==> flow/design.v <==
module fullAdder(
    input wire a, b, cin,
    output wire sum, cout
);
    assign sum = a ^ b ^ cin;
    assign cout = (a & b) | (a ^ b) & cin;
endmodule
module rippleCarryAdder32bit
#(parameter SIZE = 32)
(
    input wire [SIZE - 1:0] a, b,
    input wire cin,
    output wire [SIZE - 1:0]sum,
    output wire cout 
);
    wire [SIZE - 1:0] carry;
    fullAdder FA0(
        .a(a[0]),
        .b(b[0]),
        .cin(cin),
        .sum(sum[0]),
        .cout(carry[0])
    );
    genvar i;
    generate
        for(i = 1; i < SIZE; i = i + 1) begin : FA_i
            fullAdder FA(
                .a(a[i]),
                .b(b[i]),
                .cin(carry[i - 1]),
                .sum(sum[i]),
                .cout(carry[i])
            );
        end
    endgenerate
    assign cout = carry[SIZE - 1];
endmodule
`timescale 1ns/1ps
module top#(
    parameter CLKS_PER_BIT = 234,
    parameter integer SIZE = 32
)
(
    input wire clk,
    input wire rst_n,
    input wire uart_rx,
    output wire uart_tx
);
    wire rx_dv;
    wire [7:0] rx_byte_r;
    reg [2:0] rx_index_r;
    wire tx_active;
    wire tx_done;
    reg tx_dv_r;
    reg [7:0]tx_byte_r;
    reg [2:0]tx_index_r;
    reg tx_start_r;
    reg [31:0] sum_latched_r;
    reg cout_latched_r;
    reg [31:0] a_r, b_r;
    reg packet_done_r;
    uart_rx #(
        .CLKS_PER_BIT(CLKS_PER_BIT)
    ) dut_rx(
        .CLK(clk),
        .Rx_in(uart_rx),
        .Rx_DV_out(rx_dv),
        .Rx_Byte_out(rx_byte_r)
    );
    always @(posedge clk ) begin
        if(!rst_n) begin
            a_r <= 32'h0;
            b_r <= 32'h0;
            rx_index_r <= 3'd0;
            packet_done_r <= 1'b0;
        end
        else begin
            packet_done_r <= 1'b0;
            if(rx_dv) begin
                case (rx_index_r)
                    3'b000: a_r[7:0]    <= rx_byte_r;
                    3'b001: a_r[15:8]   <= rx_byte_r;
                    3'b010: a_r[23:16]  <= rx_byte_r;
                    3'b011: a_r[31:24]  <= rx_byte_r;
                    3'b100: b_r[7:0]    <= rx_byte_r;
                    3'b101: b_r[15:8]   <= rx_byte_r;
                    3'b110: b_r[23:16]  <= rx_byte_r;
                    3'b111: begin
                        b_r[31:24] <= rx_byte_r;
                        packet_done_r <= 1'b1;
                    end
                endcase
                rx_index_r <= (rx_index_r == 3'd7) ? 3'd0 : (rx_index_r + 3'd1);
            end
        end
    end
    wire [SIZE - 1:0] sum_w;
    wire cout_w;
    rippleCarryAdder32bit #(
        .SIZE(SIZE)
    ) dut_ripple (
        .a   (a_r),
        .b   (b_r),
        .cin (1'b0),
        .sum (sum_w),
        .cout(cout_w)
    );
    always @(posedge clk or negedge rst_n) begin
        if(!rst_n) begin
            sum_latched_r <= 32'h0;
            cout_latched_r <= 1'b0;
            tx_start_r <= 1'b0;
        end
        else begin
            tx_start_r <= 1'b0;
            if(packet_done_r) begin
                sum_latched_r <= sum_w;
                cout_latched_r <= cout_w;
                tx_start_r <= 1'b1;
            end
        end
    end
    always @(posedge clk or negedge rst_n) begin
        if(!rst_n) begin
            tx_dv_r <= 1'b0;
            tx_byte_r <= 8'h00;
            tx_index_r <= 3'd0;
        end
        else begin
            tx_dv_r <= 1'b0;
            if(tx_start_r && !tx_active) begin
                tx_index_r <= 3'd0;
                tx_byte_r <= sum_latched_r[7:0];
                tx_dv_r <= 1'b1;
            end
            else if(tx_done) begin
                case (tx_index_r)
                    3'd0: begin
                        tx_index_r <= 3'd1;
                        tx_byte_r <= sum_latched_r[15:8];
                        tx_dv_r <= 1'b1;
                    end 
                    3'd1: begin
                        tx_index_r <= 3'd2;
                        tx_byte_r <= sum_latched_r[23:16];
                        tx_dv_r <= 1'b1;
                    end
                    3'd2: begin
                        tx_index_r <= 3'd3;
                        tx_byte_r <= sum_latched_r[31:24];
                        tx_dv_r <= 1'b1;
                    end
                    3'd3: begin
                        tx_index_r <= 3'd4;
                        tx_byte_r  <= {7'b0, cout_latched_r}; 
                        tx_dv_r    <= 1'b1;
                    end
                    default:  begin
                        tx_index_r <= 3'd0;
                    end
                endcase
            end
        end
    end
    uart_tx #(
        .CLKS_PER_BIT(CLKS_PER_BIT)
    ) dut_tx(
        .CLK(clk),
        .Tx_DV_in(tx_dv_r),
        .Tx_Byte_in(tx_byte_r),
        .Tx_Active_out(tx_active),
        .Tx_out(uart_tx),
        .Tx_Done_out(tx_done)
    );
endmodule
`timescale 1ns/1ps
module uart_rx #(
	parameter CLKS_PER_BIT = 234
)
(
	input wire CLK,
	input wire Rx_in,
	output wire Rx_DV_out,
	output wire [7:0] Rx_Byte_out
);
	localparam  s_IDLE = 3'b000;
	localparam s_RX_START_BIT = 3'b001;
	localparam s_RX_DATA_BITS = 3'b010;
	localparam s_RX_STOP_BIT = 3'b011;
	localparam s_CLEANUP = 3'b100;
	reg [2:0] current_state_r = s_IDLE;
	reg [2:0] next_state_r;
	reg rx_data_temp_r = 1'b1;
	reg rx_data_r = 1'b1;
	reg [7:0]clock_count_r = 8'd0;
	reg [2:0]bit_index_r = 3'd0;
	reg [7:0]rx_byte_r = 8'd0;
	reg rx_dv_r = 1'b0;
	always @(posedge CLK) begin
		rx_data_temp_r <= Rx_in;
		rx_data_r <= rx_data_temp_r; 
	end
	always @(*) begin
		case (current_state_r)
			s_IDLE: begin
				if(rx_data_r == 1'b0) begin
					next_state_r = s_RX_START_BIT;
				end
				else begin
					next_state_r = s_IDLE;
				end
			end 
			s_RX_START_BIT: begin
				if(clock_count_r == (CLKS_PER_BIT - 1) / 2) begin
					if(rx_data_r == 1'b0) begin
						next_state_r = s_RX_DATA_BITS;
					end
					else begin
						next_state_r = s_IDLE;
					end
				end
				else begin
					next_state_r = s_RX_DATA_BITS;
				end
			end
			s_RX_DATA_BITS: begin
				if(clock_count_r < CLKS_PER_BIT - 1) begin
					next_state_r = s_RX_DATA_BITS;
				end
				else if(bit_index_r < 3'd7) begin
					next_state_r = s_RX_DATA_BITS;
				end
				else begin
					next_state_r = s_RX_STOP_BIT;
				end
			end
			s_RX_STOP_BIT: begin
				if(clock_count_r < CLKS_PER_BIT - 1) begin
					next_state_r = s_RX_STOP_BIT;
				end
				else begin
					next_state_r = s_CLEANUP;
				end
			end
			s_CLEANUP: begin
				next_state_r = s_IDLE;
			end
			default: begin
				next_state_r = s_IDLE;
			end 
		endcase
	end
	always @(posedge CLK) begin
		current_state_r <= next_state_r;
	end
	always @(posedge CLK) begin
		case (current_state_r) 
			s_IDLE: begin
				rx_dv_r <= 1'b0;
				clock_count_r <= 8'd0;
				bit_index_r <= 3'd0;
			end 
			s_RX_START_BIT: begin
				if(clock_count_r == (CLKS_PER_BIT - 1) / 2) begin
					if(rx_data_r == 1'b0) begin
						clock_count_r <= 8'd0;
					end
				end
				else begin
					clock_count_r <= clock_count_r + 1'b1;
				end
			end
			s_RX_DATA_BITS: begin
				if(clock_count_r < CLKS_PER_BIT - 1) begin
					clock_count_r <= clock_count_r + 1'b1;
				end
				else begin
					clock_count_r <= 8'd0;
                    rx_byte_r[bit_index_r] <= rx_data_r;
					if(bit_index_r < 3'd7) begin
						bit_index_r <= bit_index_r + 1'b1; 
					end
					else begin
						bit_index_r <= 3'd0;
					end
				end
			end
			s_RX_STOP_BIT: begin
				if(clock_count_r < CLKS_PER_BIT - 1) begin
					clock_count_r <= clock_count_r + 1'b1;
				end
				else begin
					rx_dv_r <= 1'b1;
					clock_count_r <= 8'd0;
				end
			end
			s_CLEANUP: begin
				rx_dv_r <= 1'b0;
			end
			default: begin
				rx_dv_r <= 1'b0;
				clock_count_r <= 8'd0;
				bit_index_r <= 3'd0;
			end 
		endcase
	end
	assign Rx_DV_out = rx_dv_r;
	assign Rx_Byte_out = rx_byte_r;
endmodule
`timescale 1ns/1ps
module uart_tx #(
    parameter CLKS_PER_BIT = 234
)
(
    input wire CLK,
    input wire Tx_DV_in,
    input wire [7:0] Tx_Byte_in,
    output wire Tx_Active_out,
    output reg Tx_out,
    output wire Tx_Done_out
);
    localparam s_IDLE = 3'b000;
    localparam s_TX_START_BIT = 3'b001;
    localparam s_TX_DATA_BITS = 3'b010;
    localparam s_TX_STOP_BIT = 3'b011;
    localparam s_CLEANUP = 3'b100;
    reg [2:0] current_state_r = s_IDLE;
    reg [2:0] next_state_r;
    reg [7:0] clock_count_r = 8'd0;
    reg [2:0] bit_index_r = 3'd0;
    reg [7:0] tx_data_r = 8'd0;
    reg tx_done_r = 1'b0;
    reg tx_active_r = 1'b0;
    always @(*) begin
        case (current_state_r)
            s_IDLE: begin
                if(Tx_DV_in == 1'b1) begin
                    next_state_r = s_TX_START_BIT;
                end
                else begin
                    next_state_r = s_IDLE;
                end
            end 
            s_TX_START_BIT: begin
                if(clock_count_r < CLKS_PER_BIT - 1) begin
                    next_state_r = s_TX_START_BIT;
                end
                else begin
                    next_state_r = s_TX_DATA_BITS;
                end
            end
            s_TX_DATA_BITS: begin
                if(clock_count_r < CLKS_PER_BIT - 1) begin
                    next_state_r = s_TX_DATA_BITS;
                end
                else if(bit_index_r < 3'd7) begin
                    next_state_r = s_TX_DATA_BITS;
                end
                else begin
                    next_state_r = s_TX_STOP_BIT;
                end
            end
            s_TX_STOP_BIT: begin
                if(clock_count_r < CLKS_PER_BIT - 1) begin
                    next_state_r = s_TX_STOP_BIT;
                end
                else begin
                    next_state_r = s_CLEANUP;
                end
            end
            s_CLEANUP: begin
                next_state_r = s_IDLE;
            end
            default: begin
                next_state_r  = s_IDLE;
            end 
        endcase
    end
    always @(posedge CLK) begin
        current_state_r <= next_state_r;
    end
    always @(posedge CLK) begin
        case (current_state_r)
            s_IDLE: begin
                Tx_out <= 1'b1;
                tx_done_r <= 1'b0;
                clock_count_r <= 1'b0;
                bit_index_r <= 3'd0;
                if(Tx_DV_in == 1'b1) begin
                    tx_active_r <= 1'b1;
                    tx_data_r <= Tx_Byte_in;
                end
                else begin
                    tx_active_r <= 1'b0;
                end
            end 
            s_TX_START_BIT: begin
                Tx_out <= 1'b0;
                if(clock_count_r < CLKS_PER_BIT - 1) begin
                    clock_count_r <= clock_count_r + 1'b1;
                end
                else begin
                    clock_count_r <= 8'd0;
                end
            end
            s_TX_DATA_BITS: begin
                Tx_out <= tx_data_r[bit_index_r];
                if(clock_count_r < CLKS_PER_BIT - 1) begin
                    clock_count_r <= clock_count_r + 1'b1;
                end
                else begin
                    clock_count_r <= 8'd0;
                    if(bit_index_r < 3'd7) begin
                        bit_index_r <= bit_index_r + 1'b1;
                    end
                    else begin
                        bit_index_r <= 3'd0;
                    end
                end
            end
            s_TX_STOP_BIT: begin
                Tx_out <= 1'b1;
                if(clock_count_r < CLKS_PER_BIT - 1) begin
                    clock_count_r <= clock_count_r + 1'b1;
                end
                else begin
                    clock_count_r <= 8'd0;
                    tx_active_r <= 1'b0;
                end
            end
            s_CLEANUP: begin
                tx_done_r <= 1'b1;
            end
            default: begin
                Tx_out <= 1'b1;
                tx_done_r <= 1'b0;
                clock_count_r <= 8'd0;
                bit_index_r <= 3'd0;
                tx_active_r <= 1'b0;
            end 
        endcase
    end
    assign Tx_Active_out = tx_active_r;
    assign Tx_Done_out = tx_done_r;
endmodule
==> Reports on top <==
Tool output for the design above, in the order of the flow.
Line numbers count from 1 in the design file above.
Operators: Yosys type, input widths -> output width; for muxes data width and select width s.
Cell names lack the library's common part.
{ "setup": {"design": "top", "clock": "clk", "cell_library": "sky130hd", "lib_corner": "tt_025C_1v80"} }

==> Elaborated design <==
Counts by Yosys on the flattened word-level netlist (proc, flatten, opt, wreduce; memories kept). Register bits leave out memories and registers merged into their read ports (data or address). Print and check cells are left out.
{ "bits": {"regBits": 164, "latch_bits": 0, "ramBits": 0, "mem_bits_ro": 0, "clocked_rd_ports_x_width": 0, "mem_count": 0, "inputBits": 3, "out_inout_bits": 1, "word_cells": 309} }
{ "op_classes": {"n_addsub": 6, "multipliers": 0, "n_div": 0, "cmp": 4, "eq_ne": 24, "shift": 3, "n_mux": 44, "logic": 166, "n_reduce_logical": 32} }
{ "ops": {"columns": ["cell", "n"], "rows": [
  ["$and 1x1->1", 63],
  ["$xor 1x1->1", 63],
  ["$mux 8", 6],
  ["$mux 3", 12],
  ["$pmux 3 s4", 3],
  ["$reduce_and 2->1", 17],
  ["$pmux 8 s4", 1],
  ["$or 1x1->1", 31],
  ["$eq 3x2->1 const B", 8],
  ["$pmux 8 s3", 1],
  ["$eq 3x3->1 const B", 6],
  ["$add 8x1->8 const B", 2],
  ["$lt 8x8->1 const B", 2],
  ["$pmux 8 s2", 1],
  ["$eq 3x1->1 const B", 4],
  ["$logic_not 3->1", 4],
  ["$reduce_or 3->1", 4],
  ["$mux 1", 12],
  ["$pmux 3 s2", 2],
  ["$add 3x1->3 const B", 3],
  ["$shift 1x4->8", 1],
  ["$shift 1x4->8 const A", 1],
  ["$ne 2x2->1 const B", 4],
  ["$shiftx 8x3->1", 1],
  ["$eq 8x7->1 const B", 1],
  ["$and 8x8->8", 1],
  ["$or 8x8->8", 1],
  ["$not 8->8", 1]
]} }
Not listed: further kinds 13, cells in them 23.

==> Longest topological paths <==
Longest topological path by Yosys (ltp), each cell counted once; first at word level (registers and memories cut), then after technology mapping (sequential cells cut; the memories' decode and read muxes count).
{ "logic_depth": {"ltp_word": 63, "abc_area": 0, "ltp_mapped": 34, "mapped_depth_nobuf": 34} }

==> Netlist <==
The flow's flattened synthesis, as Yosys stat reports it; memories are mapped. The netlist is that of the ABC_AREA named above (0 if unset); the other value can give another one.
The area totals of this step are shown rounded.
{ "mapped": {"cell_count": 677, "yosys_area_um2": 7730, "seqArea_um2": 3990, "ff_cells": 166, "buffers": 38} }
{ "types": {"columns": ["cell_type", "n", "type_area_um2"], "rows": [
  ["dfxtp_1", 76, 1.52E+03],
  ["edfxtp_1", 42, 1261.21],
  ["dfrtp_1", 47, 1.18E+03],
  ["fa_1", 31, 620.595],
  ["mux2_2", 37, 416.65],
  ["a21boi_0", 42, 315.302],
  ["mux2i_1", 31, 310.298],
  ["nand3_1", 57, 285.274],
  ["nand2_1", 70, 262.752],
  ["ha_1", 16, 200.192],
  ["nor2b_1", 29, 181.424],
  ["nor2_1", 30, 112.608],
  ["clkbuf_1", 26, 97.594],
  ["xnor2_1", 10, 87.584],
  ["a222oi_1", 8, 80.077],
  ["inv_1", 19, 71.318],
  ["o21ai_0", 14, 70.067],
  ["a21oi_1", 11, 55.053]
]} }
Not listed: further types 33, cells in them 81.
The figures by module come from a second, unflattened synthesis with its own total; it is not the netlist above.
{ "unflattened": {"hier_cells": 660, "area_unflattened_um2": 7920} }
Each row is one instance without its submodules.
{ "by_module": {"columns": ["module", "n_inst", "n_cells", "mod_area_um2", "seq_area_um2"], "rows": [
  ["top", 1, 404, 4740, 2560],
  ["uart_rx #(CLKS_PER_BIT=234)", 1, 125, 1360, 701],
  ["uart_tx #(CLKS_PER_BIT=234)", 1, 99, 1180, 721],
  ["fullAdder", 32, 1, 20.0, 0.0],
  ["rippleCarryAdder32bit #(SIZE=32)", 1, 0, 0.0, 0.0]
]} }

==> Timing after synthesis <==
Source: OpenSTA report_checks on the synthesized netlist (no wires, ideal clock, input and output delay 20% of the period each), path of least setup slack; recovery checks are left aside. Register names are those of the netlist, which keeps one name where synthesis merged equal registers.
{ "synth_timing": {"path_kind": "reg2reg", "start": "register a_r[0]", "end": "register sum_latched_r[31]", "clock_period_ps": 16600, "launch_ps": 0, "t_arrival_ps": 12423, "slack_ps": 4098, "delay_ps": 12502, "driving_pins": 35, "path_buffers": 0, "period_less_setup_slack_ps": 12502} }
"delay_ps" is the arrival time less input delay plus setup time.
"driving_pins" counts driving pins, that of a launching flip-flop among them; a cell with two outputs on the path counts twice.
"period_less_setup_slack_ps" is the clock period less the worst setup slack; recovery checks do not enter. This is arithmetic on one report: input and output delays are still those of the set period (20% each).
The rows between start and end are the longest chain of elaborated cells between them; the timing report does not say that the signal goes this way. Where chains are equally long, one stands for them.
A line is the first line of the expression or statement that the cell stems from. Yosys adds cells for indexed reads and writes and turns some case tables into memories.
{ "synth_via": {"cell_sequence": "dfxtp_1 ha_1 fa_1 fa_1 fa_1 fa_1 fa_1 fa_1 fa_1 fa_1 fa_1 fa_1 fa_1 fa_1 fa_1 fa_1 fa_1 fa_1 fa_1 fa_1 fa_1 fa_1 fa_1 fa_1 fa_1 fa_1 fa_1 fa_1 fa_1 fa_1 fa_1 fa_1 inv_1 fa_1 mux2i_1", "elab_chain_cells": 62, "cone_cells": 62, "cone_lines": 2} }
{ "synth_lines": {"columns": ["item", "line_no", "source"], "rows": [
  ["start: declaration", 60, "reg [31:0] a_r, b_r;"],
  ["start: assignment", 72, "a_r <= 32'h0;"],
  ["start: assignment", 81, "3'b000: a_r[7:0]    <= rx_byte_r;"],
  ["$and 1x1->1 x2", 6, "assign cout = (a & b) | (a ^ b) & cin;"],
  ["$or 1x1->1", 6, null],
  ["$and 1x1->1", 6, null],
  ["$or 1x1->1", 6, null],
  ["$and 1x1->1", 6, null],
  ["$or 1x1->1", 6, null],
  ["$and 1x1->1", 6, null],
  ["(+47 left out)", null, null],
  ["$and 1x1->1", 6, null],
  ["$or 1x1->1", 6, null],
  ["$and 1x1->1", 6, null],
  ["$or 1x1->1", 6, null],
  ["$and 1x1->1", 6, null],
  ["$or 1x1->1", 6, null],
  ["$xor 1x1->1", 5, "assign sum = a ^ b ^ cin;"],
  ["end: assignment", 110, "sum_latched_r <= 32'h0;"],
  ["end: assignment", 117, "sum_latched_r <= sum_w;"],
  ["end: declaration", 58, "reg [31:0] sum_latched_r;"]
]} }

==> Timing after layout <==
Path of least setup slack in the final report of record 1 (OpenROAD, finished layout, wires in). Where an end is a register, its clock arrival counts in the times.
The path's times are printed in steps of 10 ps; the period is the one set.
{ "layout_timing": {"path_kind": "reg2reg", "start": "register a_r[0]", "end": "register sum_latched_r[31]", "clock_period_ps": 15200, "launch_ps": 410, "t_arrival_ps": 13260, "slack_ps": 2290, "driving_pins": 35, "path_buffers": 0} }
The rows between start and end are the longest chain of elaborated cells between them; the timing report does not say that the signal goes this way. Where chains are equally long, one stands for them.
{ "layout_via": {"cell_sequence": "dfxtp_1 ha_1 fa_1 fa_1 fa_1 fa_1 fa_1 fa_1 fa_1 fa_1 fa_1 fa_1 fa_1 fa_1 fa_1 fa_1 fa_1 fa_1 fa_1 fa_1 fa_1 fa_1 fa_1 fa_1 fa_1 fa_1 fa_1 fa_1 fa_1 fa_1 fa_1 fa_1 inv_1 fa_1 mux2i_1", "elab_chain_cells": 62, "cone_cells": 62, "cone_lines": 2} }
{ "layout_lines": {"columns": ["item", "line_no", "source"], "rows": [
  ["start: declaration", 60, "reg [31:0] a_r, b_r;"],
  ["start: assignment", 72, "a_r <= 32'h0;"],
  ["start: assignment", 81, "3'b000: a_r[7:0]    <= rx_byte_r;"],
  ["$and 1x1->1 x2", 6, "assign cout = (a & b) | (a ^ b) & cin;"],
  ["$or 1x1->1", 6, null],
  ["$and 1x1->1", 6, null],
  ["$or 1x1->1", 6, null],
  ["$and 1x1->1", 6, null],
  ["$or 1x1->1", 6, null],
  ["$and 1x1->1", 6, null],
  ["(+47 left out)", null, null],
  ["$and 1x1->1", 6, null],
  ["$or 1x1->1", 6, null],
  ["$and 1x1->1", 6, null],
  ["$or 1x1->1", 6, null],
  ["$and 1x1->1", 6, null],
  ["$or 1x1->1", 6, null],
  ["$xor 1x1->1", 5, "assign sum = a ^ b ^ cin;"],
  ["end: assignment", 110, "sum_latched_r <= 32'h0;"],
  ["end: assignment", 117, "sum_latched_r <= sum_w;"],
  ["end: declaration", 58, "reg [31:0] sum_latched_r;"]
]} }

Module top, platform sky130hd: 2 stored runs of the flow (Yosys, OpenROAD) with differing settings, in no particular order. Input and output delays are each 20% of the period that was set; the output load is 0.01 pF.
The measured numbers are rounded.

==> record 1: settings <==
{ "period_ns": 15.2, "CORE_UTILIZATION": 32, "CAP_MARGIN": 20, "CORE_MARGIN": 2, "SLEW_MARGIN": 20 }
==> record 1: results <==
netlist area reported by Yosys: 7730 µm²
die footprint: 25400 µm²
standard-cell area after layout: 8620 µm²
post-layout utilization: 0.365
smallest setup slack: 2290 ps
summed negative setup slack: 0 ps
worst hold slack: 327 ps

==> record 2: settings <==
{ "period_ns": 19.3, "CORE_UTILIZATION": 19, "PLACE_DENSITY_LB_ADDON": 0.24, "HOLD_SLACK_MARGIN": -0.06, "CORE_ASPECT_RATIO": 1.11, "CORE_MARGIN": 5, "ABC_AREA": 0, "GPL_ROUTABILITY_DRIVEN": 0, "CTS_CLUSTER_DIAMETER": 31, "CAP_MARGIN": 15, "SLEW_MARGIN": 40 }
==> record 2: results <==
netlist area reported by Yosys: 7730 µm²
die footprint: 44800 µm²
standard-cell area after layout: 8900 µm²
post-layout utilization: 0.222
smallest setup slack: 6340 ps
summed negative setup slack: 0 ps
worst hold slack: 333 ps
